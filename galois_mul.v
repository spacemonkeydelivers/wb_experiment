==> flow/design.v <==
module galois_mul(
   input                  clk_i,
   input  [WIDTH - 1 : 0] first_op_i,
   input  [WIDTH - 1 : 0] second_op_i,
   input  [WIDTH - 1 : 0] poly_op_i,
   output [WIDTH - 1 : 0] result_o
);
   parameter WIDTH = 8;
   reg [WIDTH - 1 : 0] result;
   assign result_o = result;
   wire [WIDTH - 1: 0] first_op_shifted [0 : WIDTH];
   wire [WIDTH - 1: 0] result_tmp [0 : WIDTH * 2];
   genvar i;
   generate
      for (i = 0; i < WIDTH; i = i + 1) begin
         assign first_op_shifted[i] = (i == 0) ? first_op_i : (first_op_shifted[i - 1] << 1) ^ (first_op_shifted[i - 1][WIDTH - 1] ? poly_op_i : 0);
      end
      for (i = 0; i < WIDTH; i = i + 1) begin
         assign result_tmp[i + WIDTH - 1] = { (WIDTH){second_op_i[i]} } & first_op_shifted[i];
      end
      for (i = 0; i < WIDTH - 1; i = i + 1) begin
         assign result_tmp[i] = result_tmp[i * 2 + 1] ^ result_tmp[i * 2 + 2];
      end
   endgenerate
   always @ (posedge clk_i) begin
      result <= result_tmp[0];
   end
endmodule
; From RTL to reports: galois_mul
; Tool output for the design above, in the order of the flow.
; Line numbers count from 1 in the design file above.
; Operators: Yosys type, input widths -> output width; for muxes data width and select width s.
; The mark -- stands for no value.
[setup]
design = galois_mul
clock_port = clk_i
library = sky130hd
lib_corner = tt_025C_1v80

; Word-level counts
; Yosys after proc, flatten, opt, wreduce and memory -nomap, before mapping. Enables and synchronous resets that opt folds into registers are not counted as muxes. Memory bits, and registers merged into a memory's read port (data or address), are not among the register bits. Print and check cells are not counted. Equal cells are merged and count once.
[bits]
word_cells = 30
register_bits = 8
in_bits = 25
output_inout_bits = 8
[op_classes]
n_mux = 7
logic = 22
[ops]
columns = cell, n
row1 = $xor 8x8->8, 14
row2 = $and 8x8->8, 8
row3 = $mux 8, 7

; Logic depth
; Longest topological path by Yosys (ltp), each cell counted once; first at word level (registers and memories cut), then after technology mapping (sequential cells cut; the memories' decode and read muxes count).
[logic_depth]
depth_word = 18
ABC_AREA = 0
ltp_mapped = 16
depth_no_buf = 12

; Synthesis result
; Source: synth_stat.txt of the flow (Yosys; design flattened, memories mapped). It holds for the ABC_AREA given above (unset counts as 0); a run with the other value may have another netlist.
[mapped]
flip_flops = 8
sequential_area_um2 = 160.2
yosys_area_um2 = 2810.2
mapped_cells = 415
buf_cells = 38
[types]
columns = type, n, type_area_um2
row1 = sky130_fd_sc_hd__xnor2_1, 78, 683.155
row2 = sky130_fd_sc_hd__nand2_1, 98, 367.853
row3 = sky130_fd_sc_hd__dfxtp_1, 8, 160.154
row4 = sky130_fd_sc_hd__xor2_1, 17, 148.893
row5 = sky130_fd_sc_hd__o21ai_0, 23, 115.11
row6 = sky130_fd_sc_hd__a21oi_1, 18, 90.086
row7 = sky130_fd_sc_hd__clkbuf_1, 24, 90.086
row8 = sky130_fd_sc_hd__a32oi_1, 7, 61.309
row9 = sky130_fd_sc_hd__nor2_1, 15, 56.304
row10 = sky130_fd_sc_hd__a2111oi_4, 2, 55.053
row11 = sky130_fd_sc_hd__nand3_1, 8, 40.038
row12 = sky130_fd_sc_hd__and3_1, 6, 37.536
row13 = sky130_fd_sc_hd__o211ai_1, 5, 37.536
row14 = sky130_fd_sc_hd__buf_2, 7, 35.034
row15 = sky130_fd_sc_hd__buf_6, 3, 33.782
row16 = sky130_fd_sc_hd__xnor2_2, 2, 32.531
row17 = sky130_fd_sc_hd__a31oi_1, 5, 31.28
row18 = sky130_fd_sc_hd__mux2i_1, 3, 30.029
; Not listed: further types 53, cells in them 86.

; Timing after synthesis
; Path of least setup slack by OpenSTA after synthesis, without wires, with an ideal clock, recovery checks aside; 20% of the period is set as input and as output delay. Where synthesis merged equal registers, the netlist keeps one of their names.
[synth_path]
kind = in2reg
from = in first_op_i[6]
to = reg result[7]
n_path_buf = 2
arrival_ns = 3.720
path_delay_ns = 2.832
driving_pins = 14
t_required_ns = 4.728
tclk_ns = 4.8
launch_ns = 0.960
in_delay_ns = 0.960
path_slack_ns = 1.008
setup_time_ns = 0.072
period_less_setup_slack_ns = 3.792
; "path_delay_ns" = arrival - input delay + setup time.
; "driving_pins": output pins that drive a net of the path, with the launching flip-flop's if there is one; two outputs of one cell count as two.
; "period_less_setup_slack_ns" is the clock period less the worst setup slack; recovery checks do not enter. This is arithmetic on one report: input and output delays are still those of the set period (20% each).
; Between the ends stands the longest chain of elaborated cells between them, by number of cells; it is not shown to be the way that was timed. Of several equally long chains one is given.
; A line is the first line of the expression or statement that the cell stems from. Yosys adds cells for indexed reads and writes and turns some case tables into memories.
[synth_via]
cell_sequence = sky130_fd_sc_hd__buf_4 sky130_fd_sc_hd__and3b_1 sky130_fd_sc_hd__o221a_4 sky130_fd_sc_hd__or3_1 sky130_fd_sc_hd__buf_6 sky130_fd_sc_hd__nand2_8 sky130_fd_sc_hd__xnor3_1 sky130_fd_sc_hd__a2111oi_4 sky130_fd_sc_hd__a211oi_2 sky130_fd_sc_hd__xnor2_2 sky130_fd_sc_hd__and2_0 sky130_fd_sc_hd__mux2i_1 sky130_fd_sc_hd__a21oi_1 sky130_fd_sc_hd__xnor2_1
elab_chain_cells = 17
cone_cells = 27
lines_between = 3
classes_between = mux: 6; logic: 21
[synth_lines]
columns = element, line_no
row1 = start: declaration, 3  ; input  [WIDTH - 1 : 0] first_op_i,
row2 = $xor 8x8->8, 16  ; assign first_op_shifted[i] = (i == 0) ? first_op_i : (first_op_shifted[i - 1] << 1) ^ (first_op_shifted[i - 1] ...
row3 = $mux 8, 16
row4 = $xor 8x8->8, 16
row5 = $mux 8, 16
row6 = $xor 8x8->8, 16
row7 = $mux 8, 16
row8 = $xor 8x8->8, 16
row9 = $mux 8, 16
row10 = $xor 8x8->8, 16
row11 = $mux 8, 16
row12 = $xor 8x8->8, 16
row13 = $mux 8, 16
row14 = $xor 8x8->8, 16
row15 = $and 8x8->8, 19  ; assign result_tmp[i + WIDTH - 1] = { (WIDTH){second_op_i[i]} } & first_op_shifted[i];
row16 = $xor 8x8->8 (3 in a row), 22  ; assign result_tmp[i] = result_tmp[i * 2 + 1] ^ result_tmp[i * 2 + 2];
row17 = end: assignment, 26  ; result <= result_tmp[0];
row18 = end: declaration, 9  ; reg [WIDTH - 1 : 0] result;

; Path in the finished layout
; Path of least setup slack in the final report of job 1 (OpenROAD, finished layout, wires in). Where an end is a register, its clock arrival counts in the times.
[layout_path]
kind = in2reg
from = in first_op_i[6]
to = reg result[7]
setup_time_ns = 0.12
n_path_buf = 5
tclk_ns = 2.46
path_slack_ns = -0.85
launch_ns = 0.49
driving_pins = 17
t_required_ns = 2.57
arrival_ns = 3.41
in_delay_ns = 0.49
; Between the ends stands the longest chain of elaborated cells between them, by number of cells; it is not shown to be the way that was timed. Of several equally long chains one is given.
[layout_via]
cell_sequence = sky130_fd_sc_hd__buf_8 sky130_fd_sc_hd__buf_6 sky130_fd_sc_hd__or3b_4 sky130_fd_sc_hd__a21oi_4 sky130_fd_sc_hd__o31a_1 sky130_fd_sc_hd__buf_6 sky130_fd_sc_hd__nor2_4 sky130_fd_sc_hd__xnor3_1 sky130_fd_sc_hd__buf_6 sky130_fd_sc_hd__a2111oi_4 sky130_fd_sc_hd__a211oi_4 sky130_fd_sc_hd__xnor2_4 sky130_fd_sc_hd__buf_6 sky130_fd_sc_hd__and2_4 sky130_fd_sc_hd__mux2i_2 sky130_fd_sc_hd__a21oi_2 sky130_fd_sc_hd__xnor2_1
elab_chain_cells = 17
cone_cells = 27
lines_between = 3
classes_between = mux: 6; logic: 21
[layout_lines]
columns = element, line_no
row1 = start: declaration, 3  ; input  [WIDTH - 1 : 0] first_op_i,
row2 = $xor 8x8->8, 16  ; assign first_op_shifted[i] = (i == 0) ? first_op_i : (first_op_shifted[i - 1] << 1) ^ (first_op_shifted[i - 1] ...
row3 = $mux 8, 16
row4 = $xor 8x8->8, 16
row5 = $mux 8, 16
row6 = $xor 8x8->8, 16
row7 = $mux 8, 16
row8 = $xor 8x8->8, 16
row9 = $mux 8, 16
row10 = $xor 8x8->8, 16
row11 = $mux 8, 16
row12 = $xor 8x8->8, 16
row13 = $mux 8, 16
row14 = $xor 8x8->8, 16
row15 = $and 8x8->8, 19  ; assign result_tmp[i + WIDTH - 1] = { (WIDTH){second_op_i[i]} } & first_op_shifted[i];
row16 = $xor 8x8->8 (3 in a row), 22  ; assign result_tmp[i] = result_tmp[i * 2 + 1] ^ result_tmp[i * 2 + 2];
row17 = end: assignment, 26  ; result <= result_tmp[0];
row18 = end: declaration, 9  ; reg [WIDTH - 1 : 0] result;

; Record of 2 stored runs of the RTL-to-layout flow on galois_mul, platform sky130hd. The runs are unordered. Constraints: input delay and output delay 20% of the set period each, output load 0.01 pF.
; "period_less_ws_ns" means the clock period less the worst setup slack. The figure is calculated, with input and output delays left at 20% of the set period.
; "worst_path_time_ns" = time allowed to the worst setup path (clock period - input delay - output delay, where it has them) - its slack; a late launch clock adds to it, a late capture clock takes from it.
; "power_w" rests on the timing tool's default activity at the inputs, not on a simulated workload.

[job 1: settings]
period_ns = 2.46
CAP_MARGIN = 20
CORE_MARGIN = 2
CORE_UTILIZATION = 40
SLEW_MARGIN = 20
[job 1: results]
power_w = 0.002361
timing.hold.ws_ns = 0.865
period_less_ws_ns = 3.309
finalCellArea_um2 = 4226.6
yosys_chip_area_um2 = 2810.2
final_setup_tns_ns = -6.055
die_footprint_um2 = 7712.4
fin_util_frac = 0.622
setup_ws_ns = -0.849
worst_path_time_ns = 2.82
timing.worst_path_kind = in2reg

[job 2: settings]
period_ns = 6.47
CORE_UTILIZATION = 61
SETUP_SLACK_MARGIN = 1.45
PLACE_DENSITY = 0.56
CORE_ASPECT_RATIO = 1.63
CELL_PAD_IN_SITES_DETAIL_PLACEMENT = 0
CTS_CLUSTER_SIZE = 42
CAP_MARGIN = 20
CORE_MARGIN = 2
SLEW_MARGIN = 20
[job 2: results]
power_w = 0.0007605
timing.hold.ws_ns = 1.793
period_less_ws_ns = 4.785
finalCellArea_um2 = 3150.5
yosys_chip_area_um2 = 2810.2
final_setup_tns_ns = 0.000
die_footprint_um2 = 5182.3
fin_util_frac = 0.713
setup_ws_ns = 1.685
worst_path_time_ns = 3.49
timing.worst_path_kind = in2reg
